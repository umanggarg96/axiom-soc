==> flow/design.v <==
module pwm #(
    parameter CHANNELS = 1,
    parameter RESOLUTION = 16
)(
    input  wire                 pclk,
    input  wire                 presetn,
    input  wire                 psel,
    input  wire                 penable,
    input  wire  [31:0]         paddr,
    input  wire                 pwrite,
    input  wire  [3:0]          pstrb,
    input  wire  [31:0]         pwdata,
    output logic [31:0]         prdata,
    output logic                pready,
    output logic                pslverr,
    output wire [CHANNELS-1:0] pwm
);
    logic [RESOLUTION-1:0] counter;
    logic [RESOLUTION-1:0] duty_cycle;
    always @(posedge pclk) begin
        if(!presetn) begin
            prdata <= '0;
            pready <= '0;
            pslverr <= '0;
            duty_cycle <= 0;
        end else begin
            pready <= 1'b1;
            case(paddr)
                32'h0: begin
                    pslverr <= 1'b0;
                    if(psel && penable && pready && pwrite) duty_cycle <= pwdata;
                    if(psel && !pwrite) prdata <= duty_cycle;
                end
                default:
                    pslverr <= 1'b1;
            endcase
        end
    end
    always @(posedge pclk) begin
        if(!presetn)
            counter <= '0;
        else
            counter <= counter + 1;
    end
    assign pwm[0] = counter < duty_cycle;
endmodule
# Reports on pwm

Tool output for the design above, in the order of the flow.
Line numbers count from 1 in the design file above.
Operators: Yosys type, input widths -> output width; for muxes data width and select width s.
Cell names lack the library's common part.
Not given: --

Top: pwm
Clock input: pclk
Library: sky130hd
Corner: tt_025C_1v80

# After elaboration

Source: Yosys, flattened and elaborated, memories not mapped. Widths are those after wreduce. Registers that Yosys merges into a memory's read port (data or address) are not register bits. Print and check cells do not count. Equal cells are merged and count once.

Add/sub/neg operators: 1
$mul: 0
Divide/modulo/power cells: 0
Magnitude comparators: 1
Equal/unequal tests: 0
Shift-type cells: 0
Multiplexer cells: 2
Bitwise logic cells: 0
Reductions and logical operators: 8

Operators by type and width:

| operator              | count |
| $logic_not 32->1      | 1 |
| $add 16x1->16 const B | 1 |
| $lt 16x16->1          | 1 |
| $logic_and 1x1->1     | 4 |
| $reduce_and 2->1      | 2 |
| $mux 1                | 2 |
| $logic_not 1->1       | 1 |

Register bits after elaboration: 50
Latch bits: 0
RAM bits: 0
Memory bits (read-only): 0
Word width x clocked read ports: 0
Memories: 0

# Longest topological paths

Depth = most cells in a row (Yosys ltp): at word level without a register or memory, in the mapped netlist without a sequential cell, where the memories' decode and read muxes count.

Depth after elaboration: 4
ABC_AREA: 0
Depth in mapped cells: 6
Depth with buffers taken out: 6

# After synthesis

Source: synth_stat.txt of the flow (Yosys; design flattened, memories mapped). It holds for the ABC_AREA given above (unset counts as 0); a run with the other value may have another netlist.
Totals and module areas in this step are rounded.

Cells by type:

| cell     | count |
| dfxtp_1  | 50 |
| mux2i_1  | 32 |
| nand2_1  | 59 |
| ha_1     | 16 |
| buf_4    | 17 |
| inv_1    | 16 |
| nand4_1  | 9 |
| nor2_1   | 15 |
| nor4_1   | 9 |
| a21oi_1  | 9 |
| xor2_1   | 5 |
| buf_12   | 2 |
| o21ai_0  | 7 |
| xnor2_1  | 4 |
| clkbuf_1 | 7 |
| or3_1    | 3 |
| nor3_4   | 1 |
| a21o_1   | 2 |

Other cell types: 15; their cells: 20.

Cells in the netlist: 283
Chip area (Yosys): 2520 um^2
Flip-flop cells: 50
Buffers: 26

# Worst setup path after synthesis

OpenSTA on the mapped netlist: ideal clock, no wires. The path of least setup slack (recovery checks aside). Input and output delay are each 20% of the period. Register names are those of the netlist, which keeps one name where synthesis merged equal registers.

Path kind: input to register
Start: input paddr[26]
End: register duty_cycle[10]
Period: 2.21 ns
Input delay: 0.442 ns
Launch time at the first pin: 0.442 ns
Arrival: 1.716 ns
Data required time: 2.138 ns
Slack: 0.422 ns
Path delay: 1.346 ns
Stages on the path: 5
Synthesis period reached: 1.788 ns

"path delay" = arrival - input delay + setup time.
"stages on the path": output pins that drive a net of the path, with the launching flip-flop's if there is one; two outputs of one cell count as two.
"synthesis period reached" = period - worst setup slack (recovery checks aside). The figure is calculated, with input and output delays left at 20% of the set period.
Between the ends stands the longest chain of elaborated cells between them, by number of cells; it is not shown to be the way that was timed. Of several equally long chains one is given.
Each line given opens the expression or statement behind the cell; cells for indexed reads and writes are added by Yosys, which also makes memories of some case tables.

Cells stage by stage: nor4_1 > nand4_1 > nor3_4 > buf_12 > mux2i_1
Length of the longest elaborated chain: 2
Elaborated cells between the ends (all ways): 2

RTL lines, path post-synthesis:

| element          | line | RTL |
| from (decl)      | 9    | `input  wire  [31:0]         paddr,` |
| $logic_not 32->1 | 28   | `case(paddr)` |
| $reduce_and 2->1 | --   |  |
| to (assign)      | 25   | `duty_cycle <= 0;` |
| to (assign)      | 31   | `if(psel && penable && pready && pwrite) duty_cycle <= pwdata;` |
| to (decl)        | 19   | `logic [RESOLUTION-1:0] duty_cycle;` |

# Worst path after layout

From the final timing report of run A: the path of least setup slack in the routed layout; clock arrival at registers is part of the times.

Path kind: register to output
Start: register duty_cycle[7]
End: output pwm[0]
Period: 2.0 ns
Launch time at the first pin: 0.30 ns
Arrival: 1.75 ns
Data required time: 1.60 ns
Slack: -0.15 ns
Stages on the path: 8

Between the ends stands the longest chain of elaborated cells between them, by number of cells; it is not shown to be the way that was timed. Of several equally long chains one is given.

Cells stage by stage: dfxtp_2 > inv_2 > ha_4 > nand2_4 > nor3_4 > a211oi_2 > o31a_1 > buf_2
Length of the longest elaborated chain: 1
Elaborated cells between the ends (all ways): 1

RTL lines, path post-layout:

| element       | line | RTL |
| from (decl)   | 19   | `logic [RESOLUTION-1:0] duty_cycle;` |
| from (assign) | 25   | `duty_cycle <= 0;` |
| from (assign) | 31   | `if(psel && penable && pready && pwrite) duty_cycle <= pwdata;` |
| $lt 16x16->1  | 45   | `assign pwm[0] = counter < duty_cycle;` |
| to (decl)     | 16   | `output wire [CHANNELS-1:0] pwm` |

Add stored flow runs of pwm

Design pwm on sky130hd. What follows are 2 stored runs of the flow, each under its own settings; their order means nothing. The constraints put input and output delay at 20% of the set period each and load the outputs with 0.01 pF.
"achieved period" means the clock period less the worst setup slack. The figure is calculated, with input and output delays left at 20% of the set period.
"critical path time" means the part of the period allowed to the worst setup path (the constraints hold back 20% at inputs and 20% at outputs) less its slack; where the path has registers, the arrival times of their clocks count too.
"power consumption" is the tool's figure for a default switching activity; nothing was simulated.
Values from the reports are rounded here.
Among the settings, - means not set for that run.

| name                                      | run A              | run B              |
| period_ns                                 | 2.0                | 3.19               |
| SETUP_SLACK_MARGIN                        | 0.13               | -0.01              |
| CAP_MARGIN                                | 20                 | 20                 |
| CORE_MARGIN                               | 2                  | 4                  |
| CORE_UTILIZATION                          | 40                 | 25                 |
| SLEW_MARGIN                               | 20                 | 20                 |
| CELL_PAD_IN_SITES_GLOBAL_PLACEMENT        | -                  | 0                  |
| GPL_ROUTABILITY_DRIVEN                    | -                  | 1                  |
| CTS_CLUSTER_DIAMETER                      | -                  | 126                |
| MAX_ROUTING_LAYER                         | -                  | met5               |
| total negative slack on setup checks (ns) | -0.145             | 0.000              |
| power consumption (mW)                    | 1.93               | 1.13               |
| smallest hold slack (ns)                  | 0.461              | 0.460              |
| critical path time (ns)                   | 1.75               | 2.33               |
| type of the worst setup path              | register to output | register to output |
| synthesized cell area (um^2)              | 2520               | 2520               |
| utilization after layout                  | 0.659              | 0.345              |
| area of the die (um^2)                    | 6950               | 11700              |
| standard-cell area after layout (um^2)    | 3950               | 3380               |
| achieved period (ns)                      | 2.145              | 2.965              |
| setup slack of the worst path (ns)        | -0.145             | 0.225              |
